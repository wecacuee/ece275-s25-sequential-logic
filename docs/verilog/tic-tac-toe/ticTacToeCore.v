==> flow/design.v <==
module ticTacToeCore(clk, resetn, next_player_input_cell, grid_state_marked, grid_state_x, 
             player_x_turn, 
             someone_won,
             player_x_won,
             errno);
input wire clk;
input wire resetn;
input wire [3:0] next_player_input_cell;
output reg [8:0] grid_state_marked;
output reg [8:0] grid_state_x;
output reg player_x_turn;
output reg someone_won;
output reg player_x_won;
output reg errno;
reg [8:0] next_grid_state_marked;
reg [8:0] next_grid_state_x;
reg next_player_x_turn;
wire next_someone_won;
wire next_player_x_won;
always @(*) begin
    next_grid_state_marked = grid_state_marked;
    next_grid_state_x = grid_state_x;
    next_player_x_turn = ~player_x_turn;
    if (grid_state_marked[next_player_input_cell]) begin
        errno = 1;
    end else begin
        next_grid_state_marked[next_player_input_cell] = 1;
        next_grid_state_x[next_player_input_cell] = player_x_turn;
    end
end
ticTacToeWin win(.grid_state_marked(next_grid_state_marked), 
                .grid_state_x(next_grid_state_x), 
                .someone_won(next_someone_won),
                .player_x_won(next_player_x_won));
always @(posedge clk or negedge resetn) begin
    if (!resetn) begin
        grid_state_marked = 9'b0;
        grid_state_x      = 9'b0;
        player_x_turn     = 1'b0;
        someone_won       = 1'b0;
        player_x_won      = 1'b0;
    end else begin
        grid_state_marked = next_grid_state_marked;
        grid_state_x = next_grid_state_x;
        player_x_turn = next_player_x_turn;
        someone_won = next_someone_won;
        player_x_won = next_player_x_won;
    end
end
endmodule
module ticTacToeWin(grid_state_marked, grid_state_x, 
                            someone_won,
                            player_x_won);
input wire [8:0] grid_state_marked;
input wire [8:0] grid_state_x;
output reg someone_won;
output reg player_x_won;
integer r, c, d;
reg [7:0] x;  
reg [7:0] o;  
always @(grid_state_marked, grid_state_x) begin
    someone_won = 0;
    player_x_won = 1'bx;
    x = 8'b1111_1111;
    o = 8'b1111_1111;
    for (r = 0; r < 3; r = r + 1) begin
        for (c = 0; c < 3; c = c + 1) begin
            x[r] = x[r] & grid_state_marked[r*3 + c] & grid_state_x[r*3 + c];
            o[r] = o[r] & grid_state_marked[r*3 + c] & ~grid_state_x[r*3 + c];
        end
        if (x[r]) begin
            someone_won = 1;
            player_x_won = 1;
        end
        if (o[r]) begin
            someone_won = 1;
            player_x_won = 0;
        end
    end
    for (c = 0; c < 3; c = c + 1) begin
        for (r = 0; r < 3; r = r + 1) begin
            x[3+c] = x[3+c] & grid_state_marked[r*3 + c] & grid_state_x[r*3 + c];
            o[3+c] = o[3+c] & grid_state_marked[r*3 + c] & ~grid_state_x[r*3 + c];
        end
        if (x[3+c]) begin
            someone_won = 1;
            player_x_won = 1;
        end
        if (o[3+c]) begin
            someone_won = 1;
            player_x_won = 0;
        end
    end
    for (d = 0; d < 3; d = d + 1) begin
        x[6] = x[6] & grid_state_marked[d*3 + d] & grid_state_x[d*3 + d];
        o[6] = o[6] & grid_state_marked[d*3 + d] & ~grid_state_x[d*3 + d];
    end
    if (x[6]) begin
        someone_won = 1;
        player_x_won = 1;
    end
    if (o[6]) begin
        someone_won = 1;
        player_x_won = 0;
    end
    for (d = 0; d < 3; d = d + 1) begin
        x[7] = x[7] & grid_state_marked[d*3 + (2-d)] & grid_state_x[d*3 + (2-d)];
        o[7] = o[7] & grid_state_marked[d*3 + (2-d)] & ~grid_state_x[d*3 + (2-d)];
    end
    if (x[7]) begin
        someone_won = 1;
        player_x_won = 1;
    end
    if (o[7]) begin
        someone_won = 1;
        player_x_won = 0;
    end
end
endmodule
# ---- Reports on ticTacToeCore
# What the tools print for ticTacToeCore, step after step.
# Lines are those of the file above, counted from 1.
# Operators: Yosys type, input widths -> output width; for muxes data width and select width s.
# Cell names lack the library's common part.
# A cell with n/a has no value.
dict set report setup {
  design {ticTacToeCore}
  clock_port {clk}
  cell_library {sky130hd}
  lib_corner {tt_025C_1v80}
}

# ---- Word level
# Source: Yosys, flattened and elaborated, memories not mapped. Widths are those after wreduce; folded enables and synchronous resets count as part of the registers. Registers that Yosys merges into a memory's read port (data or address) are not register bits. Print and check cells do not count.
dict set report classes {
  add_sub_neg 1
  n_shift 4
  muxes 34
  bitwise 90
}
# op n
set ops {}
lappend ops {{$and 1x1->1} 74}
lappend ops {{$mux 1} 32}
lappend ops {{$shift 1x5->9 const A} 2}
lappend ops {{$and 9x9->9} 2}
lappend ops {{$or 9x9->9} 2}
lappend ops {{$not 9->9} 2}
lappend ops {{$mux 9} 2}
lappend ops {{$not 1->1} 10}
lappend ops {{$shift 1x5->9} 1}
lappend ops {{$shiftx 9x4->1} 1}
lappend ops {{$neg 4->5} 1}
dict set report word_totals {
  ff_bits 21
  input_bits 6
  output_inout_bits 22
  wordCells 134
}

# ---- Depth
# Depth = most cells in a row (Yosys ltp): at word level without a register or memory, in the mapped netlist without a sequential cell, where the memories' decode and read muxes count.
dict set report depth {
  depth_word 27
  abc_area 0
  depth_mapped 12
  depth_no_buf 10
}

# ---- Synthesis result
# Yosys stat after the flow's synthesis: flattened, memories mapped to cells. It holds for the ABC_AREA given above (unset counts as 0); a run with the other value may have another netlist.
# Totals and module areas in this step are rounded.
dict set report synth_totals {
  cell_count 180
  area_um2 1760
  seqArea_um2 526
  ff_cells 21
  n_buf 7
}
# cell_type n
set by_type {}
lappend by_type {dfrtp_1 21}
lappend by_type {o22ai_1 10}
lappend by_type {mux2_2 5}
lappend by_type {nor2b_1 9}
lappend by_type {or2_2 9}
lappend by_type {o32ai_4 2}
lappend by_type {o2111ai_1 6}
lappend by_type {ha_1 4}
lappend by_type {nand2_1 12}
lappend by_type {nor2_1 11}
lappend by_type {inv_1 10}
lappend by_type {o32ai_2 2}
lappend by_type {a22oi_1 4}
lappend by_type {mux2i_1 3}
lappend by_type {a2111oi_4 1}
lappend by_type {o2bb2ai_1 3}
lappend by_type {o32ai_1 3}
lappend by_type {nand2b_1 4}
# Other cell types: 43; their cells: 61.
# The figures by module come from a second, unflattened synthesis with its own total; it is not the netlist above.
dict set report hier_totals {
  cells_unflattened 124
  area_unflattened_um2 1340
}
# Each row is one instance without its submodules.
# module instances n_cells area_um2
set modules {}
lappend modules {ticTacToeCore 1 84 1060}
lappend modules {ticTacToeWin 1 40 280}

# ---- Worst setup path after synthesis
# Path of least setup slack by OpenSTA after synthesis, without wires, with an ideal clock, recovery checks aside; 20% of the period is set as input and as output delay. Where synthesis merged equal registers, the netlist keeps one of their names.
dict set report synth_path {
  kind {input port to flip-flop}
  from {input next_player_input_cell[0]}
  to {register someone_won}
  period_ns 6.0
  in_delay_ns 1.200
  setup_time_ns 0.139
  t_first_pin_ns 1.200
  arrival_ns 3.744
  slack_ns 2.117
  delay_ns 2.683
  stages 8
  path_buffers 1
  synth_period_reached_ns 3.883
}
# "delay_ns" = arrival - input delay + setup time.
# "stages" counts driving pins, that of a launching flip-flop among them; a cell with two outputs on the path counts twice.
# "synth_period_reached_ns" = period - worst setup slack (recovery checks aside). The figure is calculated, with input and output delays left at 20% of the set period.
# Between the ends stands the longest chain of elaborated cells between them, by number of cells; it is not shown to be the way that was timed. Of several equally long chains one is given.
# A line is the first line of the expression or statement that the cell stems from. Yosys adds cells for indexed reads and writes and turns some case tables into memories.
dict set report synth_between {
  path_cell_list {buf_6 -> mux4_2 -> nand2b_1 -> a2111oi_4 -> mux2_2 -> a32oi_1 -> o32ai_1 -> or4_1}
  elab_chain_len 27
  cone_cells 112
}
# element line
set synth_rtl {}
lappend synth_rtl {{start: declaration} 8} ;# input wire [3:0] next_player_input_cell;
lappend synth_rtl {{$neg 4->5} 27} ;# next_grid_state_marked[next_player_input_cell] = 1;
lappend synth_rtl {{$shift 1x5->9} 27}
lappend synth_rtl {{$not 9->9} 27}
lappend synth_rtl {{$and 9x9->9} 27}
lappend synth_rtl {{$or 9x9->9} 27}
lappend synth_rtl {{$mux 9} 24} ;# if (grid_state_marked[next_player_input_cell]) begin
lappend synth_rtl {{$and 1x1->1 (5 in a row)} 68} ;# x[r] = x[r] & grid_state_marked[r*3 + c] & grid_state_x[r*3 + c];
lappend synth_rtl {{[... 9 more ...]} n/a}
lappend synth_rtl {{$mux 1} 89} ;# if (o[3+c]) begin
lappend synth_rtl {{$mux 1} 85} ;# if (x[3+c]) begin
lappend synth_rtl {{$mux 1} 89}
lappend synth_rtl {{$mux 1} 98} ;# if (x[6]) begin
lappend synth_rtl {{$mux 1} 102} ;# if (o[6]) begin
lappend synth_rtl {{$mux 1} 110} ;# if (x[7]) begin
lappend synth_rtl {{$mux 1} 114} ;# if (o[7]) begin
lappend synth_rtl {{end: assignment} 40} ;# someone_won       = 1'b0;
lappend synth_rtl {{end: assignment} 46} ;# someone_won = next_someone_won;
lappend synth_rtl {{end: declaration} 12} ;# output reg someone_won;

# ---- Path in the finished layout
# Path of least setup slack in the final report of entry A (OpenROAD, finished layout, wires in). Where an end is a register, its clock arrival counts in the times.
dict set report layout_path {
  kind {input port to flip-flop}
  from {input next_player_input_cell[2]}
  to {register someone_won}
  period_ns 4.62
  in_delay_ns 0.92
  setup_time_ns 0.13
  t_first_pin_ns 0.92
  arrival_ns 4.37
  slack_ns 0.39
  stages 9
  path_buffers 1
}
dict set report layout_between {
  path_cell_list {clkdlybuf4s50_1 -> or3_1 -> o21a_1 -> a31oi_1 -> o22ai_1 -> a22oi_1 -> o22ai_1 -> a2bb2o_4 -> or4_1}
  cone_cells 112
}
# element line
set layout_rtl {}
lappend layout_rtl {{start: declaration} 8} ;# input wire [3:0] next_player_input_cell;
lappend layout_rtl {{end: assignment} 40} ;# someone_won       = 1'b0;
lappend layout_rtl {{end: assignment} 46} ;# someone_won = next_someone_won;
lappend layout_rtl {{end: declaration} 12} ;# output reg someone_won;
# Chain of elaborated cells between the ends: none given.
# Some nets on the timed path still bear RTL names; the line given drives or declares the net.
# net line
set layout_named_nets {}
lappend layout_named_nets {next_grid_state_x[6] 24} ;# if (grid_state_marked[next_player_input_cell]) begin

# Design ticTacToeCore on sky130hd. What follows are 2 stored runs of the flow, each under its own settings; their order means nothing. The constraints put input and output delay at 20% of the set period each and load the outputs with 0.01 pF.
# "timing.achieved_period_ns" = clock period - worst setup slack. The figure is calculated, with input and output delays left at 20% of the set period.
# By "worst_path_ns" is meant the share of the clock period that the worst setup path is allowed (20% is reserved at inputs, 20% at outputs), minus its slack. Clock arrival times at its registers enter into it.
# "design_power_mw": no workload was simulated; the value follows from the tool's default switching activity.
# Values from the reports are rounded here.
run="entry A" settings period_ns=4.62 CORE_UTILIZATION=33 PLACE_DENSITY_LB_ADDON=0.25 CORE_MARGIN=4 CELL_PAD_IN_SITES_DETAIL_PLACEMENT=2 GPL_TIMING_DRIVEN=1 CTS_CLUSTER_DIAMETER=397 CAP_MARGIN=0 SLEW_MARGIN=20
run="entry A" results die_footprint_um2=6550 worst_path_ns=3.31 path_kind="input port to flip-flop" finish.stdcell_area_um2=2190 worst_setup_slack_ns=0.391 post_synth_area_um2=1760 timing.achieved_period_ns=4.229 fin_util_frac=0.426 worst_hold_slack_ns=0.559 design_power_mw=0.887
run="entry B" settings period_ns=2.48 CORE_UTILIZATION=17 SETUP_SLACK_MARGIN=-0.09 CORE_MARGIN=4 CELL_PAD_IN_SITES_GLOBAL_PLACEMENT=2 TNS_END_PERCENT=10 GPL_TIMING_DRIVEN=1 CTS_CLUSTER_DIAMETER=188 CAP_MARGIN=35 MIN_ROUTING_LAYER="met1" SLEW_MARGIN=20
run="entry B" results fin_util_frac=0.314 worst_setup_slack_ns=-0.391 die_footprint_um2=12000 post_synth_area_um2=1760 worst_path_ns=2.38 path_kind="input port to flip-flop" design_power_mw=2.02 finish.stdcell_area_um2=3110 timing.achieved_period_ns=2.871 worst_hold_slack_ns=0.558
